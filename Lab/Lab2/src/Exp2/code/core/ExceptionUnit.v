==> flow/design.v <==
`timescale 1ns / 1ps
module CSRRegs(
    input clk, rst,
    input[11:0] raddr, waddr,
    input[31:0] wdata,
    input csr_w,
    input[1:0] csr_wsc_mode,
    output[31:0] rdata,
    output[31:0] mstatus,
    output[31:0] mepc,
    output[31:0] mtvec
);
    reg[31:0] CSR [0:15];
    wire raddr_valid = raddr[11:7] == 5'h6 && raddr[5:3] == 3'h0;
    wire[3:0] raddr_map = (raddr[6] << 3) + raddr[2:0];
    wire waddr_valid = waddr[11:7] == 5'h6 && waddr[5:3] == 3'h0;
    wire[3:0] waddr_map = (waddr[6] << 3) + waddr[2:0];
    assign mstatus = CSR[0];
    assign mepc = CSR[9];
    assign mtvec = CSR[5];
    assign rdata = CSR[raddr_map];
    always@(posedge clk or posedge rst) begin
        if(rst) begin
			CSR[0] <= 32'h88;
			CSR[1] <= 0;
			CSR[2] <= 0;
			CSR[3] <= 0;
			CSR[4] <= 32'hfff;
			CSR[5] <= 0;
			CSR[6] <= 0;
			CSR[7] <= 0;
			CSR[8] <= 0;
			CSR[9] <= 0;
			CSR[10] <= 0;
			CSR[11] <= 0;
			CSR[12] <= 0;
			CSR[13] <= 0;
			CSR[14] <= 0;
			CSR[15] <= 0;
		end
        else if(csr_w) begin
            case(csr_wsc_mode)
                2'b01: CSR[waddr_map] = wdata;
                2'b10: CSR[waddr_map] = CSR[waddr_map] | wdata;
                2'b11: CSR[waddr_map] = CSR[waddr_map] & ~wdata;
                default: CSR[waddr_map] = wdata;
            endcase            
        end
    end
endmodule
`timescale 1ns / 1ps
module ExceptionUnit(
    input clk, rst,
    input csr_rw_in,
    input[1:0] csr_wsc_mode_in,
    input csr_w_imm_mux,
    input[11:0] csr_rw_addr_in,
    input[31:0] csr_w_data_reg,
    input[4:0] csr_w_data_imm,
    output[31:0] csr_r_data_out,
    input interrupt,
    input illegal_inst,
    input l_access_fault,
    input s_access_fault,
    input ecall_m,
    input mret,
    input[31:0] epc_cur,
    input[31:0] epc_next,  
    output[31:0] PC_redirect,
    output redirect_mux,
    output reg_FD_flush, reg_DE_flush, reg_EM_flush, reg_MW_flush, 
    output RegWrite_cancel
);
    reg[11:0] csr_raddr, csr_waddr;  
    reg[31:0] csr_wdata;  
    reg csr_w;  
    reg[1:0] csr_wsc;
    wire[31:0] mstatus;  
    wire [31:0] mepc;  
    wire [31:0] mtvec;  
    CSRRegs csr(
        .clk(clk),
        .rst(rst),
        .csr_w(csr_w),
        .raddr(csr_raddr),
        .waddr(csr_waddr),
        .wdata(csr_wdata),
        .csr_wsc_mode(csr_wsc),
        .rdata(csr_r_data_out),
        .mstatus(mstatus),
        .mtvec(mtvec),
        .mepc(mepc)
        );
    reg [2:0] state;
    reg [31:0] mcause = 0;  
    reg later_INT = 0;  
    reg execption_delay = 0;  
    parameter STATE0 = 3'b000;
    parameter STATE1 = 3'b001;
    parameter STATE2 = 3'b010;
    parameter STATE3 = 3'b011;
    parameter MEPC_addr = 12'h341;     
    parameter MCAUSE_addr = 12'h342;   
    parameter MSTATUS_addr = 12'h300;  
    parameter MTVEC_addr = 12'h305;    
    wire STATE_IDLE = (state == STATE0);
    wire STATE_MSTATUS = (state == STATE1);
    wire STATE_MCAUSE = (state == STATE2);
    wire INT_CACHE = (state == STATE3);
    reg [31:0] EPC;
    reg [31:0] INT_EPC = 0;
    reg saved_int = 1'b0;
    wire is_exception = illegal_inst || l_access_fault || s_access_fault || ecall_m;
    wire is_interrupt = (interrupt || later_INT) && mstatus[3];
    wire jump = (STATE_IDLE && is_interrupt) || (STATE_IDLE && is_exception) || (STATE_IDLE && mret);
    always@(posedge clk)begin
        if (illegal_inst) begin
            mcause <= 32'h2;
        end
        else if (l_access_fault) begin
            mcause <= 32'h5;
        end
        else if (s_access_fault) begin
            mcause <= 32'h7;
        end
        else if (ecall_m) begin
            mcause <= 32'hb;
        end
        else if (mret) begin
            mcause <= 32'h3;
        end
        else if (is_interrupt && !execption_delay) begin  
            mcause <= 32'h80000000;
        end 
        else begin
            mcause <= mcause;    
        end
    end
    always @(posedge clk or posedge rst) begin
        if (rst) begin  
            state <= STATE0;
        end
        else if(is_exception && STATE_IDLE) begin  
            if (is_interrupt) begin
                later_INT <= 1'b1;
            end else begin
                later_INT <= 1'b0;
            end
            state <= STATE1;
        end
        else if(is_interrupt && STATE_IDLE) begin  
            later_INT <= 1'b0;
            INT_EPC <= EPC;
            state <= STATE3; 
        end
        else if(STATE_MSTATUS) begin
            state <= STATE2;  
        end
        else if(STATE_MCAUSE) begin
            state <= STATE0;
        end
        else if (INT_CACHE) begin  
            state <= STATE1;
        end
    end
    always @(negedge clk) begin
        EPC <= epc_next;
        if(saved_int == 1'b0) begin
            csr_raddr <= csr_rw_addr_in;
            csr_w <= csr_rw_in;
            csr_waddr <= csr_rw_addr_in;
        end
        else begin
            csr_raddr <= csr_rw_addr_in;
            csr_w <= 1'b1;
            csr_waddr <= MEPC_addr;
            saved_int <= 1'b0;
        end
        if(csr_w_imm_mux) begin
            csr_wdata <= {27'b0, csr_w_data_imm[4:0]};
        end
        else begin
            csr_wdata <= csr_w_data_reg;
        end
        csr_wsc <= csr_wsc_mode_in;
        if (STATE_IDLE) begin
            if (is_exception) begin  
                execption_delay <= 1'b1;  
                csr_w <= 1'b1;
                csr_wsc <= 2'b00;
                csr_waddr <= MEPC_addr;
                csr_wdata <= EPC;
            end
            else if (mret) begin  
                csr_w <= 1'b1;
                csr_wsc <= 2'b00;
                csr_waddr <= MSTATUS_addr;
                csr_wdata <= {mstatus[31:8], 1'b1, mstatus[6:4], mstatus[7], mstatus[2:0]};
            end
        end
        else if (STATE_MSTATUS) begin
            csr_w <= 1'b1;
            csr_wsc <= 2'b00;
            csr_raddr <= csr_rw_addr_in;
            csr_waddr <= MSTATUS_addr;
            csr_wdata <= {mstatus[31:8], mstatus[3], mstatus[6:4], 1'b0, mstatus[2:0]};
        end
        else if (STATE_MCAUSE) begin
            execption_delay <= 1'b0;
            csr_w <= 1'b1;
            csr_wsc <= 2'b00;
            csr_waddr <= MCAUSE_addr;
            csr_wdata <= mcause;
        end
        else if (INT_CACHE) begin
            csr_w <= 1'b1;
            csr_wsc <= 2'b00;
            csr_waddr <= MEPC_addr;
            csr_wdata <= INT_EPC;
            saved_int <= 1'b1;
        end
    end
    assign redirect_mux = jump;
    assign PC_redirect = (STATE_IDLE && is_interrupt) || (STATE_IDLE && is_exception) ? mtvec : ((STATE_IDLE && mret) ? mepc : csr_r_data_out);
    assign RegWrite_cancel = jump;
    assign reg_FD_flush = jump;
    assign reg_DE_flush = jump;
    assign reg_EM_flush = jump;
    assign reg_MW_flush = jump;
endmodule
### From RTL to reports: ExceptionUnit

The steps from the RTL of ExceptionUnit to its reports follow in flow order.
Lines are those of the file above, counted from 1.
Operators: Yosys type, input widths -> output width; for muxes data width and select width s.
Not given: -

| design | value |
|---|---|
| top | ExceptionUnit |
| clock | clk |
| cell library | sky130hd |
| timing corner | tt_025C_1v80 |

### Word-level counts

Yosys after proc, flatten, opt, wreduce and memory -nomap, before mapping. Print and check cells are not counted. Equal cells are merged and count once.

| word-level totals | value |
|---|---|
| register bits after elaboration | 636 |
| bits in latches | 0 |
| bits in writable memories | 0 |
| bits in read-only memories | 0 |
| clocked read ports x word width | 0 |
| memories kept | 0 |
| bits of input ports | 125 |
| word-level cells | 265 |

| cells by class | value |
|---|---|
| add/subtract/negate cells | 2 |
| $mul | 0 |
| div/mod/pow operators | 0 |
| $lt $le $gt $ge | 0 |
| equal/unequal tests | 37 |
| shift operators | 0 |
| mux-type cells | 117 |
| bitwise gates (word level) | 21 |
| reduce/logical cells | 58 |

Operator list:

| operator | count |
|---|---|
| $mux 32 | 61 |
| $pmux 32 s2 | 16 |
| $pmux 32 s16 | 2 |
| $reduce_or 15->1 | 16 |
| $eq 4x4->1 const B | 16 |
| $mux 7 | 7 |
| $reduce_and 2->1 | 17 |
| $and 32x32->32 | 1 |
| $or 32x32->32 | 1 |
| $not 32->32 | 1 |
| $eq 4x3->1 const B | 8 |
| $mux 3 | 7 |
| $not 1->1 | 18 |
| $eq 4x2->1 const B | 4 |
| $mux 1 | 15 |
| $mux 4 | 3 |
| $mux 2 | 6 |
| $reduce_bool 5->1 | 2 |
| $eq 4x1->1 const B | 2 |
| $add 4x3->4 | 2 |
| $logic_not 4->1 | 2 |
| $logic_or 1x1->1 | 6 |
| $eq 3x2->1 const B | 2 |
| $reduce_and 3->1 | 2 |
| $reduce_or 3->1 | 2 |
| $logic_and 1x1->1 | 5 |
| $reduce_or 5->1 | 1 |
| $eq 2x2->1 const B | 2 |

Not listed: further kinds 7, cells in them 8.

### Depth

Longest topological path by Yosys (ltp), each cell counted once; first at word level (registers and memories cut), then after technology mapping (sequential cells cut; the memories' decode and read muxes count).

| depth | value |
|---|---|
| depth in word-level cells | 8 |
| ABC_AREA | 0 |
| gate-level depth with buffers | 11 |

### Netlist

The flow's flattened synthesis, as Yosys stat reports it; memories are mapped. The netlist is that of the ABC_AREA named above (0 if unset); the other value can give another one.

| synthesis totals | value |
|---|---|
| cell count | 3464 |
| mapped area | 34590.7 um2 |
| sequential area | 15573.7 um2 |
| mapped flip-flops | 631 |

Cells by type:

| cell type | count | total area (um2) |
|---|---|---|
| sky130_fd_sc_hd__dfrtp_1 | 501 | 1.25E+04 |
| sky130_fd_sc_hd__mux2_2 | 297 | 3.34E+03 |
| sky130_fd_sc_hd__a22oi_1 | 218 | 1636.57 |
| sky130_fd_sc_hd__dfxtp_1 | 81 | 1.62E+03 |
| sky130_fd_sc_hd__a31oi_1 | 256 | 1.6E+03 |
| sky130_fd_sc_hd__nor2_1 | 360 | 1.35E+03 |
| sky130_fd_sc_hd__edfxtp_1 | 34 | 1.02E+03 |
| sky130_fd_sc_hd__mux2i_1 | 91 | 910.874 |
| sky130_fd_sc_hd__buf_2 | 134 | 670.643 |
| sky130_fd_sc_hd__o21ai_0 | 129 | 645.619 |
| sky130_fd_sc_hd__clkbuf_1 | 160 | 600.576 |
| sky130_fd_sc_hd__o22ai_1 | 90 | 563.04 |
| sky130_fd_sc_hd__a21oi_1 | 109 | 545.523 |
| sky130_fd_sc_hd__nand2_1 | 131 | 491.722 |
| sky130_fd_sc_hd__dfstp_2 | 15 | 394.128 |
| sky130_fd_sc_hd__and3_1 | 62 | 387.872 |
| sky130_fd_sc_hd__nand2b_1 | 60 | 375.36 |
| sky130_fd_sc_hd__o211ai_1 | 45 | 337.824 |

Other cell types: 71; their cells: 691.
By module: a second synthesis without flattening, with its own total; a netlist apart from the flattened one above.

| unflattened totals | value |
|---|---|
| cell total of the unflattened synthesis | 3542 |
| area (unflattened synthesis) | 33104.2 um2 |

Rows give one instance, submodules left out.

Modules:

| module | times used | cells | area (um2) | seq. area (um2) |
|---|---|---|---|---|
| CSRRegs | 1 | 2976 | 27477.6 | 12829.8 |
| ExceptionUnit | 1 | 566 | 5626.6 | 3064.2 |

==> results <==
Measured data: module ExceptionUnit, platform sky130hd, 2 stored runs of the flow under differing settings, order arbitrary. Input and output delays are each 20% of the period that was set; the output load is 0.01 pF.
"total power after layout": no workload was simulated; the value follows from the tool's default switching activity.

#### Entry A

| setting | value |
|---|---|
| period_ns | `10.6` |
| CORE_UTILIZATION | `44` |
| PLACE_DENSITY_LB_ADDON | `0.19` |
| CELL_PAD_IN_SITES_DETAIL_PLACEMENT | `0` |
| GPL_TIMING_DRIVEN | `0` |
| SLEW_MARGIN | `30` |
| MIN_ROUTING_LAYER | `met1` |
| MAX_ROUTING_LAYER | `met4` |
| CAP_MARGIN | `20` |
| CORE_MARGIN | `2` |

| result | value |
|---|---|
| std-cell area (final layout) | 42462.0 um2 |
| setup slack of the worst path | -0.074 ns |
| post-route worst hold slack | 0.460 ns |
| summed negative setup slack | -0.226 ns |
| full die area | 80874.8 um2 |
| area of the synthesized netlist | 34590.7 um2 |
| final design utilization | 54.7% |
| total power after layout | 0.013617 W |

#### Entry B

| setting | value |
|---|---|
| period_ns | `5.89` |
| CORE_UTILIZATION | `47` |
| CORE_ASPECT_RATIO | `0.79` |
| CORE_MARGIN | `2` |
| CELL_PAD_IN_SITES_DETAIL_PLACEMENT | `0` |
| GPL_TIMING_DRIVEN | `0` |
| GPL_ROUTABILITY_DRIVEN | `1` |
| CAP_MARGIN | `20` |
| SLEW_MARGIN | `20` |

| result | value |
|---|---|
| summed negative setup slack | -75.243 ns |
| total power after layout | 0.024846 W |
| setup slack of the worst path | -1.151 ns |
| std-cell area (final layout) | 44473.9 um2 |
| final design utilization | 61.0% |
| post-route worst hold slack | 0.489 ns |
| full die area | 75797.6 um2 |
| area of the synthesized netlist | 34590.7 um2 |
