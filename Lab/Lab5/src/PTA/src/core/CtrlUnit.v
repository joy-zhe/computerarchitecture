==> flow/design.v <==
`timescale 1ns / 1ps
module CtrlUnit(
    input clk,
    input rst,
    input[31:0] inst,
    input valid_ID,
    input cmp_res_FU,
    output reg_IF_en, branch_ctrl,
    output reg_ID_en, reg_ID_flush,
    output[2:0] ImmSel,
    output ALU_en, MEM_en, MUL_en, DIV_en, JUMP_en,
    output[3:0] JUMP_op,
    output[3:0] ALU_op,
    output ALUSrcA,
    output ALUSrcB,
    output MEM_we,
    output reg [2:0] write_sel,
    output reg [4:0] rd_ctrl,
    output reg reg_write
);
    always @(posedge clk or posedge rst) begin
        if (rst) begin
            reg_write <= 0;
            write_sel <= 0;
            rd_ctrl <= 0;
        end
        else begin
            reg_write <= FU_writeback_en[reservation_reg[0]];
            write_sel <= reservation_reg[0];
            rd_ctrl <= FU_write_to[reservation_reg[0]];
        end
    end
    wire[6:0] funct7 = inst[31:25];
    wire[2:0] funct3 = inst[14:12];
    wire[6:0] opcode = inst[6:0];
    wire[4:0] rd = inst[11:7];
    wire[4:0] rs1 = inst[19:15];
    wire[4:0] rs2 = inst[24:20];
    wire Rop = opcode == 7'b0110011;
    wire Iop = opcode == 7'b0010011;
    wire Bop = opcode == 7'b1100011;
    wire Lop = opcode == 7'b0000011;
    wire Sop = opcode == 7'b0100011;
    wire funct7_0  = funct7 == 7'h0;
    wire funct7_1  = funct7 == 7'h1;
    wire funct7_32 = funct7 == 7'h20;
    wire funct3_0 = funct3 == 3'h0;
    wire funct3_1 = funct3 == 3'h1;
    wire funct3_2 = funct3 == 3'h2;
    wire funct3_3 = funct3 == 3'h3;
    wire funct3_4 = funct3 == 3'h4;
    wire funct3_5 = funct3 == 3'h5;
    wire funct3_6 = funct3 == 3'h6;
    wire funct3_7 = funct3 == 3'h7;
    wire ADD  = Rop & funct3_0 & funct7_0;
    wire SUB  = Rop & funct3_0 & funct7_32;
    wire SLL  = Rop & funct3_1 & funct7_0;
    wire SLT  = Rop & funct3_2 & funct7_0;
    wire SLTU = Rop & funct3_3 & funct7_0;
    wire XOR  = Rop & funct3_4 & funct7_0;
    wire SRL  = Rop & funct3_5 & funct7_0;
    wire SRA  = Rop & funct3_5 & funct7_32;
    wire OR   = Rop & funct3_6 & funct7_0;
    wire AND  = Rop & funct3_7 & funct7_0;
    wire MUL    = Rop & funct3_0 & funct7_1;
    wire MULH   = Rop & funct3_1 & funct7_1;
    wire MULHSU = Rop & funct3_2 & funct7_1;
    wire MULHU  = Rop & funct3_3 & funct7_1;
    wire DIV    = Rop & funct3_4 & funct7_1;
    wire DIVU   = Rop & funct3_5 & funct7_1;
    wire REM    = Rop & funct3_6 & funct7_1;
    wire REMU    = Rop & funct3_7 & funct7_1;
    wire ADDI  = Iop & funct3_0;	
    wire SLTI  = Iop & funct3_2;
    wire SLTIU = Iop & funct3_3;
    wire XORI  = Iop & funct3_4;
    wire ORI   = Iop & funct3_6;
    wire ANDI  = Iop & funct3_7;
    wire SLLI  = Iop & funct3_1 & funct7_0;
    wire SRLI  = Iop & funct3_5 & funct7_0;
    wire SRAI  = Iop & funct3_5 & funct7_32;
    wire BEQ = Bop & funct3_0;
    wire BNE = Bop & funct3_1;
    wire BLT = Bop & funct3_4;
    wire BGE = Bop & funct3_5;
    wire BLTU = Bop & funct3_6;
    wire BGEU = Bop & funct3_7;
    wire LB =  Lop & funct3_0;
    wire LH =  Lop & funct3_1;
    wire LW =  Lop & funct3_2;
    wire LBU = Lop & funct3_4;
    wire LHU = Lop & funct3_5;
    wire SB = Sop & funct3_0;
    wire SH = Sop & funct3_1;
    wire SW = Sop & funct3_2;
    wire LUI   = opcode == 7'b0110111;
    wire AUIPC = opcode == 7'b0010111;
    wire JAL  =  opcode == 7'b1101111;
    wire JALR = (opcode == 7'b1100111) && funct3_0;
    wire R_valid = AND | OR | ADD | XOR | SLL | SRL | SRA | SUB | SLT | SLTU 
        | MUL | MULH | MULHSU | MULHU | DIV | DIVU | REM | REMU;
    wire I_valid = ANDI | ORI | ADDI | XORI | SLLI | SRLI | SRAI | SLTI | SLTIU;
    wire B_valid = BEQ | BNE | BLT | BGE | BLTU | BGEU;
    wire L_valid = LW | LH | LB | LHU | LBU;
    wire S_valid = SW | SH | SB;
    wire rd_used = R_valid | I_valid | JAL | JALR | L_valid | LUI | AUIPC;
    wire use_ALU = AND | OR | ADD | XOR | SLL | SRL | SRA | SUB | SLT | SLTU
        | I_valid | LUI | AUIPC;
    wire use_MEM = L_valid | S_valid;
    wire use_MUL = MUL | MULH | MULHSU | MULHU;
    wire use_DIV = DIV | DIVU | REM | REMU;
    wire use_JUMP = B_valid | JAL | JALR;
    wire[2:0] use_FU =  {3{use_ALU}}  & 3'd1 |
                        {3{use_MEM}}  & 3'd2 |
                        {3{use_MUL}}  & 3'd3 |
                        {3{use_DIV}}  & 3'd4 |
                        {3{use_JUMP}} & 3'd5 ;
    reg B_in_FU, J_in_FU;  
    reg[5:0] FU_status;  
    reg[2:0] reservation_reg [0:31];  
    reg[4:0] FU_write_to [5:0];  
    reg[5:0] FU_writeback_en;  
    reg[4:0] FU_delay_cycles [5:0];  
    reg reg_ID_flush_next;  
    reg [2:0] test_sig;
    integer i;
    reg[5:0] f;
    wire WAW = rd && ((rd == FU_write_to[1] && !f[1]) || 
                      (rd == FU_write_to[2] && !f[2]) || 
                      (rd == FU_write_to[3] && !f[3]) || 
                      (rd == FU_write_to[4] && !f[4]) ||
                      (rd == FU_write_to[5] && !f[5]));     
    wire RAW_rs1 = rs1 && ((rs1 == FU_write_to[1]) || 
                           (rs1 == FU_write_to[2]) || 
                           (rs1 == FU_write_to[3]) || 
                           (rs1 == FU_write_to[4]) ||
                           (rs1 == FU_write_to[5]));     
    wire RAW_rs2 = rs2 && ((rs2 == FU_write_to[1]) || 
                           (rs2 == FU_write_to[2]) || 
                           (rs2 == FU_write_to[3]) || 
                           (rs2 == FU_write_to[4]) ||
                           (rs2 == FU_write_to[5]));     
    wire FU_hazard = (FU_status[use_FU] == 1 && reservation_reg[0] != use_FU) 
                        || WAW 
                        || RAW_rs1 
                        || RAW_rs2
                        || reservation_reg[FU_delay_cycles[use_FU]] != 0;     
    initial begin
        B_in_FU = 0;
        J_in_FU = 0;
        FU_status <= 6'b0;
        FU_writeback_en <= 6'b0;
        for (i=0; i<32; i=i+1)
		    reservation_reg[i] <= 0;
        for (i=0; i<6; i=i+1)
		    FU_write_to[i] <= 0;
        FU_delay_cycles[1] <= 5'd1;          
        FU_delay_cycles[2] <= 5'd2;          
        FU_delay_cycles[3] <= 5'd7;          
        FU_delay_cycles[4] <= 5'd24;         
        FU_delay_cycles[5] <= 5'd2;          
        reg_ID_flush_next <= 0;
    end
    always @(posedge clk or posedge rst) begin
        if(rst) begin
            B_in_FU <= 0;
            J_in_FU <= 0;
            FU_status <= 6'b0;
            FU_writeback_en <= 6'b0;
            for (i=0; i<32; i=i+1)
                reservation_reg[i] <= 0;
            for (i=0; i<6; i=i+1)
                FU_write_to[i] <= 0;
            FU_delay_cycles[1] <= 5'd1;          
            FU_delay_cycles[2] <= 5'd2;          
            FU_delay_cycles[3] <= 5'd7;          
            FU_delay_cycles[4] <= 5'd24;         
            FU_delay_cycles[5] <= 5'd2;          
            FU_delay_cycles[0] <= 5'd0;
            f[0] <= 0;
            f[1] <= 0;
            f[2] <= 0;
            f[3] <= 0;
            f[4] <= 0;
            f[5] <= 0;
        end
        else begin
            if (reservation_reg[0] != 0) begin   
                FU_writeback_en[reservation_reg[0]] <= 1'b0;  
                FU_status[reservation_reg[0]] <= 0;
                FU_write_to[reservation_reg[0]] <= 0;
            end
            if(valid_ID) begin
                if (use_FU == 0) begin  
                    test_sig <= 3'd1;
                    for (i = 0; i < 31; i=i+1) begin
                        reservation_reg[i] <= reservation_reg[i + 1];
                    end
                    reservation_reg[31] <= 0;
                end
                else if (FU_hazard | reg_ID_flush | reg_ID_flush_next) begin    
                    test_sig <= 3'd2;
                    B_in_FU <= 0;
                    J_in_FU <= 0;
                    for (i = 0; i < 31; i=i+1) begin
                        if (reservation_reg[FU_delay_cycles[use_FU]]) begin
                            f[reservation_reg[FU_delay_cycles[use_FU]]] <= 1'b1;
                        end
                        reservation_reg[i] <= reservation_reg[i + 1];
                    end
                    reservation_reg[31] <= 0;
                end
                else begin   
                    test_sig <= 3'd3;
                    for(i = 0; i < 6; i = i + 1) begin
                        f[i] <= 0;
                    end
                    FU_status[use_FU] <= 1;
                    FU_writeback_en[use_FU] <= 1'b1 & rd_used;
                    FU_write_to[use_FU] <= rd & {5{rd_used}};
                    reservation_reg[FU_delay_cycles[use_FU] - 1] <= use_FU;
                    for (i = 0; i < 31; i=i+1) begin
                        if(i != FU_delay_cycles[use_FU] - 1) begin
                            reservation_reg[i] <= reservation_reg[i + 1];
                        end
                    end
                    reservation_reg[31] <= 0;
                    B_in_FU <= B_valid;
                    J_in_FU <= JAL | JALR;
                end
            end
            else begin
                for (i = 0; i < 31; i=i+1) begin
                    reservation_reg[i] <= reservation_reg[i + 1];
                end
                reservation_reg[31] <= 0;
            end
        end
    end
    assign reg_IF_en = ~FU_hazard | branch_ctrl;
    assign reg_ID_en = reg_IF_en;
    assign branch_ctrl = (B_in_FU & cmp_res_FU) |  J_in_FU;
    always @ (posedge clk or posedge rst) begin
        if (rst) begin
            reg_ID_flush_next <= 0;
        end
        else begin
            reg_ID_flush_next <= branch_ctrl;
        end
    end
    assign reg_ID_flush = branch_ctrl;
    localparam Imm_type_I = 3'b001;
    localparam Imm_type_B = 3'b010;
    localparam Imm_type_J = 3'b011;
    localparam Imm_type_S = 3'b100;
    localparam Imm_type_U = 3'b101;
    assign ImmSel = {3{JALR | L_valid | I_valid}} & Imm_type_I |
                    {3{B_valid}}                  & Imm_type_B |
                    {3{JAL}}                      & Imm_type_J |
                    {3{S_valid}}                  & Imm_type_S |
                    {3{LUI | AUIPC}}              & Imm_type_U ;
    assign ALU_en = reg_IF_en & use_ALU & valid_ID & ~reg_ID_flush;
    assign MEM_en = reg_IF_en & use_MEM & valid_ID & ~reg_ID_flush;
    assign MUL_en = reg_IF_en & use_MUL & valid_ID & ~reg_ID_flush;
    assign DIV_en = reg_IF_en & use_DIV & valid_ID & ~reg_ID_flush;
    assign JUMP_en = reg_IF_en & use_JUMP & valid_ID & ~reg_ID_flush;
    localparam JUMP_BEQ  = 4'b0_001;
    localparam JUMP_BNE  = 4'b0_010;
    localparam JUMP_BLT  = 4'b0_011;
    localparam JUMP_BGE  = 4'b0_100;
    localparam JUMP_BLTU = 4'b0_101;
    localparam JUMP_BGEU = 4'b0_110;
    localparam JUMP_JAL  = 4'b0_000;
    localparam JUMP_JALR = 4'b1_000;
    assign JUMP_op ={4{BEQ}}  & JUMP_BEQ  |
                    {4{BNE}}  & JUMP_BNE  |
                    {4{BLT}}  & JUMP_BLT  |
                    {4{BGE}}  & JUMP_BGE  |
                    {4{BLTU}} & JUMP_BLTU |
                    {4{BGEU}} & JUMP_BGEU |
                    {4{JAL}}  & JUMP_JAL  |
                    {4{JALR}} & JUMP_JALR ;
    localparam ALU_ADD  = 4'b0001;
    localparam ALU_SUB  = 4'b0010;
    localparam ALU_AND  = 4'b0011;
    localparam ALU_OR   = 4'b0100;
    localparam ALU_XOR  = 4'b0101;
    localparam ALU_SLL  = 4'b0110;
    localparam ALU_SRL  = 4'b0111;
    localparam ALU_SLT  = 4'b1000;
    localparam ALU_SLTU = 4'b1001;
    localparam ALU_SRA  = 4'b1010;
    localparam ALU_Ap4  = 4'b1011;
    localparam ALU_Bout = 4'b1100;
    assign ALU_op = {4{ADD | ADDI | AUIPC}} & ALU_ADD  |
                    {4{SUB}}                & ALU_SUB  |
                    {4{AND | ANDI}}         & ALU_AND  |
                    {4{OR | ORI}}           & ALU_OR   |
                    {4{XOR | XORI}}         & ALU_XOR  |
                    {4{SLL | SLLI}}         & ALU_SLL  |
                    {4{SRL | SRLI}}         & ALU_SRL  |
                    {4{SLT | SLTI}}         & ALU_SLT  |
                    {4{SLTU | SLTIU}}       & ALU_SLTU |
                    {4{SRA | SRAI}}         & ALU_SRA  |
                    {4{LUI}}                & ALU_Bout ;
    assign ALUSrcA = AUIPC;
    assign ALUSrcB = I_valid | LUI | AUIPC;
    assign MEM_we = S_valid;
endmodule
Tool chain data of CtrlUnit
The steps from the RTL of CtrlUnit to its reports follow in flow order.
Lines are those of the file above, counted from 1.
A cell with - has no value.
- top module: CtrlUnit
- clock port: clk
- library: sky130hd
- corner: tt_025C_1v80

After elaboration
Source: Yosys, flattened and elaborated. Widths are those after wreduce. Registers that Yosys merges into a memory's read port (data or address) are not register bits. Print and check cells do not count.
- noted flip-flop bits (word level): 148
- latch bits: 0
- noted bits in writable memories: 0
- memory bits (read-only) at 0
- clocked read ports x word width: 0
- memory cells at 0
- bits of input ports at 36
- output and inout bits: 32
- noted cells after elaboration: 921
- noted add/sub/neg operators: 4
- $mul: 0
- divide/modulo/power cells: 0
- noted $lt $le $gt $ge: 0
- equal/unequal tests at 228
- shifts and indexed selects at 10
- mux-type cells at 345
- bitwise gates (word level): 244
- noted reduce/logical cells: 45
- operators with widths (cell ; count):
    6-bit 2-to-1 mux ; 129
    3-bit 2-to-1 mux ; 162
    5-bit by 32-bit != test with 1-bit output (first input constant) ; 15
    5-bit equality test (second input constant) ; 63
    3-bit case mux with 32-bit select ; 3
    4-bit by 32-bit != test with 1-bit output (first input constant) ; 8
    6-bit bitwise AND ; 35
    6-bit OR ; 35
    5-bit 2-to-1 mux ; 40
    5-bit by 4-bit equality test with 1-bit output (second input constant) ; 32
    5-bit by 1-bit != test with 1-bit output (second input constant) ; 31
    3-bit by 32-bit != test with 1-bit output (first input constant) ; 4
    5-bit by 3-bit equality test with 1-bit output (second input constant) ; 16
    5-bit equality test ; 15
    1-bit OR ; 74
    1-bit bitwise AND ; 67
    2-bit by 32-bit != test with 1-bit output (first input constant) ; 2
    1-bit by 4-bit variable shift with 6-bit output (first input constant) ; 7
    5-bit by 2-bit equality test with 1-bit output (second input constant) ; 8
    1-bit by 32-bit != test with 1-bit output (first input constant) ; 1
    32-bit nonzero test ; 1
    6-bit inverter ; 5
    5-bit case mux with 6-bit select ; 1
    7-bit by 6-bit equality test with 1-bit output (second input constant) ; 4
    5-bit case mux with 5-bit select ; 1
    3-bit equality test (second input constant) ; 8
    3-bit OR ; 7
    7-bit equality test (second input constant) ; 3
Not listed: further kinds 30, cells in them 99.

Logic depth
Yosys ltp: most cells in a row. Word level: on the elaborated netlist, between registers, memories and ports. Mapped: between sequential cells and ports; inverters and the memories' decode and read muxes count.
- depth in word-level cells: 234
- ABC_AREA at 0
- gate-level depth with buffers: 23
- noted gate-level depth less buffers: 21

After synthesis
Yosys stat after the flow's synthesis: flattened, memories mapped to cells. It holds for the ABC_AREA given above (unset counts as 0); a run with the other value may have another netlist.
- standard cells after synthesis: 839
- cell area after synthesis at 8154.1 µm²
- sequential part of the area: 3678.5 µm²
- noted mapped flip-flops: 147
- buffer cells: 134
- cells by type (cell ; count ; total area (µm²)):
    sky130_fd_sc_hd__dfrtp_1 ; 147 ; 3.68E+03
    sky130_fd_sc_hd__clkbuf_1 ; 114 ; 427.91
    sky130_fd_sc_hd__xnor2_1 ; 45 ; 394.128
    sky130_fd_sc_hd__mux2i_1 ; 35 ; 350.336
    sky130_fd_sc_hd__xor2_1 ; 34 ; 297.786
    sky130_fd_sc_hd__nand2_1 ; 72 ; 270.259
    sky130_fd_sc_hd__mux2_2 ; 22 ; 247.738
    sky130_fd_sc_hd__ha_1 ; 19 ; 237.728
    sky130_fd_sc_hd__a21oi_1 ; 28 ; 140.134
    sky130_fd_sc_hd__nor3_1 ; 26 ; 130.125
    sky130_fd_sc_hd__nor2_1 ; 34 ; 127.622
    sky130_fd_sc_hd__nand3_1 ; 22 ; 110.106
    sky130_fd_sc_hd__nand4_1 ; 14 ; 87.584
    sky130_fd_sc_hd__o21ai_0 ; 17 ; 85.082
    sky130_fd_sc_hd__inv_1 ; 22 ; 82.579
    sky130_fd_sc_hd__mux2_1 ; 7 ; 78.826
    sky130_fd_sc_hd__a31oi_1 ; 10 ; 62.56
    sky130_fd_sc_hd__nand2b_1 ; 10 ; 62.56
Not listed: further types 59, cells in them 161.

Worst setup path after synthesis
Path of least setup slack by OpenSTA after synthesis, without wires, with an ideal clock, recovery checks aside; 20% of the period is set as input and as output delay. Where synthesis merged equal registers, the netlist keeps one of their names.
- path type: input-to-output
- from: in inst[6]
- to: out DIV_en
- period at 8.46 ns
- external input delay at 1.692 ns
- noted output delay: 1.692 ns
- time at the first pin at 1.692 ns
- noted data arrival time: 5.633 ns
- data required time at 6.768 ns
- path slack: 1.135 ns
- delay of the path at 3.941 ns
- driving pins on the path at 18
- noted buffers on the path: 2
- noted synthesis period reached: 7.325 ns
"delay of the path" = arrival - input delay + setup time.
A path that ends at an output port has no setup time.
"driving pins on the path": output pins that drive a net of the path, with the launching flip-flop's if there is one; two outputs of one cell count as two.
"synthesis period reached" = period - worst setup slack (recovery checks aside). The figure is calculated, with input and output delays left at 20% of the set period.
Between the ends stands the longest chain of elaborated cells between them, by number of cells; it is not shown to be the way that was timed. Of several equally long chains one is given.
Each line given opens the expression or statement behind the cell; cells for indexed reads and writes are added by Yosys, which also makes memories of some case tables.
- cells stage by stage: sky130_fd_sc_hd__and4b_1 sky130_fd_sc_hd__nand2_1 sky130_fd_sc_hd__o41a_1 sky130_fd_sc_hd__and2_1 sky130_fd_sc_hd__and3_1 sky130_fd_sc_hd__inv_2 sky130_fd_sc_hd__clkbuf_1 sky130_fd_sc_hd__ha_1 sky130_fd_sc_hd__o41ai_4 sky130_fd_sc_hd__a21o_1 sky130_fd_sc_hd__buf_2 sky130_fd_sc_hd__nand3_1 sky130_fd_sc_hd__a31oi_1 sky130_fd_sc_hd__a21oi_1 sky130_fd_sc_hd__a31oi_1 sky130_fd_sc_hd__a2111oi_4 sky130_fd_sc_hd__nand3_2 sky130_fd_sc_hd__nor4_1
- noted length of the longest elaborated chain: 31
- noted elaborated cells between the ends (all ways): 159
- classes of those cells: 46 x eq/ne; 1 x shift; 2 x mux; 100 x logic; 10 x reduce/logical
- RTL lines, path post-synthesis (element ; RTL line ; source):
    from (decl) ; 5 ; input[31:0] inst,
    7-bit by 6-bit equality test with 1-bit output ; 39 ; wire Rop = opcode == 7'b0110011;
    1-bit bitwise AND (2 in a row) ; 64 ; wire AND  = Rop & funct3_7 & funct7_0;
    1-bit OR (12 in a row) ; 107 ; wire use_ALU = AND | OR | ADD | XOR | SLL | SRL | SRA | SUB | SLT | SLTU
    1-bit by 2-bit OR with 2-bit output ; 113 ; wire[2:0] use_FU =  {3{use_ALU}}  & 3'd1 |
    2-bit OR ; 113 ;
    2-bit by 3-bit OR with 3-bit output ; 113 ;
    3-bit OR ; 113 ;
    [3 not listed] ; - ;
    5-bit equality test ; 147 ; || reservation_reg[FU_delay_cycles[use_FU]] != 0;
    3-bit case mux with 32-bit select ; 147 ;
    3-bit nonzero test ; 147 ;
    1-bit logical OR ; 143 ; wire FU_hazard = (FU_status[use_FU] == 1 && reservation_reg[0] != use_FU)
    1-bit inverter ; 240 ; assign reg_IF_en = ~FU_hazard | branch_ctrl;
    1-bit OR ; 240 ;
    1-bit bitwise AND (3 in a row) ; 265 ; assign DIV_en = reg_IF_en & use_DIV & valid_ID & ~reg_ID_flush;
    to (decl) ; 11 ; output ALU_en, MEM_en, MUL_en, DIV_en, JUMP_en,

Worst path after layout
Path of least setup slack in the final report of flow run A (OpenROAD, finished layout, wires in). Where an end is a register, its clock arrival counts in the times.
- path type: input-to-output
- from: in inst[12]
- to: out DIV_en
- period at 12.1 ns
- external input delay at 2.42 ns
- noted output delay: 2.42 ns
- time at the first pin at 2.42 ns
- noted data arrival time: 8.10 ns
- data required time at 9.68 ns
- path slack: 1.58 ns
- driving pins on the path at 19
- noted buffers on the path: 3
Between the ends stands the longest chain of elaborated cells between them, by number of cells; it is not shown to be the way that was timed. Of several equally long chains one is given.
- cells stage by stage: sky130_fd_sc_hd__clkdlybuf4s50_1 sky130_fd_sc_hd__nand2b_1 sky130_fd_sc_hd__a21oi_1 sky130_fd_sc_hd__o41a_1 sky130_fd_sc_hd__and2_1 sky130_fd_sc_hd__and3_1 sky130_fd_sc_hd__ha_1 sky130_fd_sc_hd__ha_1 sky130_fd_sc_hd__buf_4 sky130_fd_sc_hd__inv_1 sky130_fd_sc_hd__nand2_1 sky130_fd_sc_hd__o211ai_1 sky130_fd_sc_hd__o32a_1 sky130_fd_sc_hd__nor4_1 sky130_fd_sc_hd__nand4_1 sky130_fd_sc_hd__a2bb2oi_2 sky130_fd_sc_hd__nand3_2 sky130_fd_sc_hd__nor4_1 sky130_fd_sc_hd__clkdlybuf4s50_1
- noted length of the longest elaborated chain: 31
- noted elaborated cells between the ends (all ways): 158
- classes of those cells: 44 x eq/ne; 1 x shift; 2 x mux; 100 x logic; 11 x reduce/logical
- RTL lines, path after layout (element ; RTL line ; source):
    from (decl) ; 5 ; input[31:0] inst,
    3-bit equality test ; 54 ; wire funct3_7 = funct3 == 3'h7;
    1-bit bitwise AND (2 in a row) ; 64 ; wire AND  = Rop & funct3_7 & funct7_0;
    1-bit OR (12 in a row) ; 107 ; wire use_ALU = AND | OR | ADD | XOR | SLL | SRL | SRA | SUB | SLT | SLTU
    1-bit by 2-bit OR with 2-bit output ; 113 ; wire[2:0] use_FU =  {3{use_ALU}}  & 3'd1 |
    2-bit OR ; 113 ;
    2-bit by 3-bit OR with 3-bit output ; 113 ;
    3-bit OR ; 113 ;
    [3 not listed] ; - ;
    5-bit equality test ; 147 ; || reservation_reg[FU_delay_cycles[use_FU]] != 0;
    3-bit case mux with 32-bit select ; 147 ;
    3-bit nonzero test ; 147 ;
    1-bit logical OR ; 143 ; wire FU_hazard = (FU_status[use_FU] == 1 && reservation_reg[0] != use_FU)
    1-bit inverter ; 240 ; assign reg_IF_en = ~FU_hazard | branch_ctrl;
    1-bit OR ; 240 ;
    1-bit bitwise AND (3 in a row) ; 265 ; assign DIV_en = reg_IF_en & use_DIV & valid_ID & ~reg_ID_flush;
    to (decl) ; 11 ; output ALU_en, MEM_en, MUL_en, DIV_en, JUMP_en,

Subject: CtrlUnit on sky130hd, stored results

Hello all,

Below are 2 stored runs of the flow (Yosys, OpenROAD; platform sky130hd) on CtrlUnit, each with its settings and what was measured, unordered. Constraints: input delay and output delay 20% of the set period each, output load 0.01 pF.
"achieved period" is the run's clock period less its worst setup slack. It is reckoned from that one timing run; input and output delays stay at 20% of the period that was set.
By "worst setup path time" is meant the share of the clock period that the worst setup path is allowed (20% is reserved at inputs, 20% at outputs), minus its slack. Clock arrival times at its registers enter into it.
"total design power": no workload was simulated; the value follows from the tool's default switching activity.

Flow run A

==> flow/run.sh <==
#!/bin/bash
# the make line also repeats the synthesis and layout settings of config.mk as NAME=value (left out here)
make -C /OpenROAD-flow-scripts/flow DESIGN_CONFIG=/design/flow/config.mk WORK_HOME=/design/flow/orfs CLKGATE_MAP_FILE= finish
==> flow/config.mk <==
export PLATFORM = sky130hd
export DESIGN_NAME = CtrlUnit
export DESIGN_NICKNAME = CtrlUnit
export VERILOG_FILES = /design/flow/design.v
export SDC_FILE = /design/flow/constraint.sdc
export NUM_CORES = 4
export LEC_CHECK = 0
export ABC_AREA = 0
export CAP_MARGIN = 20
export CORE_MARGIN = 2
export CORE_UTILIZATION = 29
export MAX_ROUTING_LAYER = met4
export PLACE_DENSITY = 0.38
export SETUP_SLACK_MARGIN = -0.93
export SLEW_MARGIN = 20
export TNS_END_PERCENT = 45
==> flow/constraint.sdc <==
create_clock -name core_clock -period 12.1 [get_ports {clk}]
set_input_delay 2.4200 -clock core_clock [delete_from_list [all_inputs] [get_ports {clk}]]
set_output_delay 2.4200 -clock core_clock [all_outputs]
set_load 0.01 [all_outputs]

Measured in flow run A:
- setup TNS: 0.000 ns
- post-synthesis cell area: 8154.1 µm²
- noted the achieved period: 10.523 ns
- worst setup path time: 5.68 ns
- worst path kind: input-to-output
- noted the final utilization: 33.9%
- full die area: 29474.0 µm²
- worst hold slack after layout: 0.344 ns
- worst setup slack after layout at 1.577 ns
- noted the total design power: 1109 uW
- standard-cell area after layout at 9380.2 µm²

Flow run B

==> flow/run.sh <==
#!/bin/bash
# the make line also repeats the synthesis and layout settings of config.mk as NAME=value (left out here)
make -C /OpenROAD-flow-scripts/flow DESIGN_CONFIG=/design/flow/config.mk WORK_HOME=/design/flow/orfs CLKGATE_MAP_FILE= finish
==> flow/config.mk <==
export PLATFORM = sky130hd
export DESIGN_NAME = CtrlUnit
export DESIGN_NICKNAME = CtrlUnit
export VERILOG_FILES = /design/flow/design.v
export SDC_FILE = /design/flow/constraint.sdc
export NUM_CORES = 4
export LEC_CHECK = 0
export CAP_MARGIN = 10
export CELL_PAD_IN_SITES_DETAIL_PLACEMENT = 0
export CORE_MARGIN = 7
export CORE_UTILIZATION = 20
export CTS_CLUSTER_SIZE = 82
export MIN_ROUTING_LAYER = met1
export PLACE_DENSITY_LB_ADDON = 0.06
export SETUP_SLACK_MARGIN = 1.25
export SLEW_MARGIN = 20
==> flow/constraint.sdc <==
create_clock -name core_clock -period 5.36 [get_ports {clk}]
set_input_delay 1.0720 -clock core_clock [delete_from_list [all_inputs] [get_ports {clk}]]
set_output_delay 1.0720 -clock core_clock [all_outputs]
set_load 0.01 [all_outputs]

Measured in flow run B:
- worst setup path time: 3.71 ns
- worst path kind: input-to-output
- noted the final utilization: 29.7%
- noted the total design power: 2704 uW
- full die area: 46619.3 µm²
- post-synthesis cell area: 8154.1 µm²
- noted the achieved period: 5.853 ns
- setup TNS: -3.269 ns
- worst setup slack after layout at -0.493 ns
- worst hold slack after layout: 0.347 ns
- standard-cell area after layout at 11896.4 µm²

Thanks
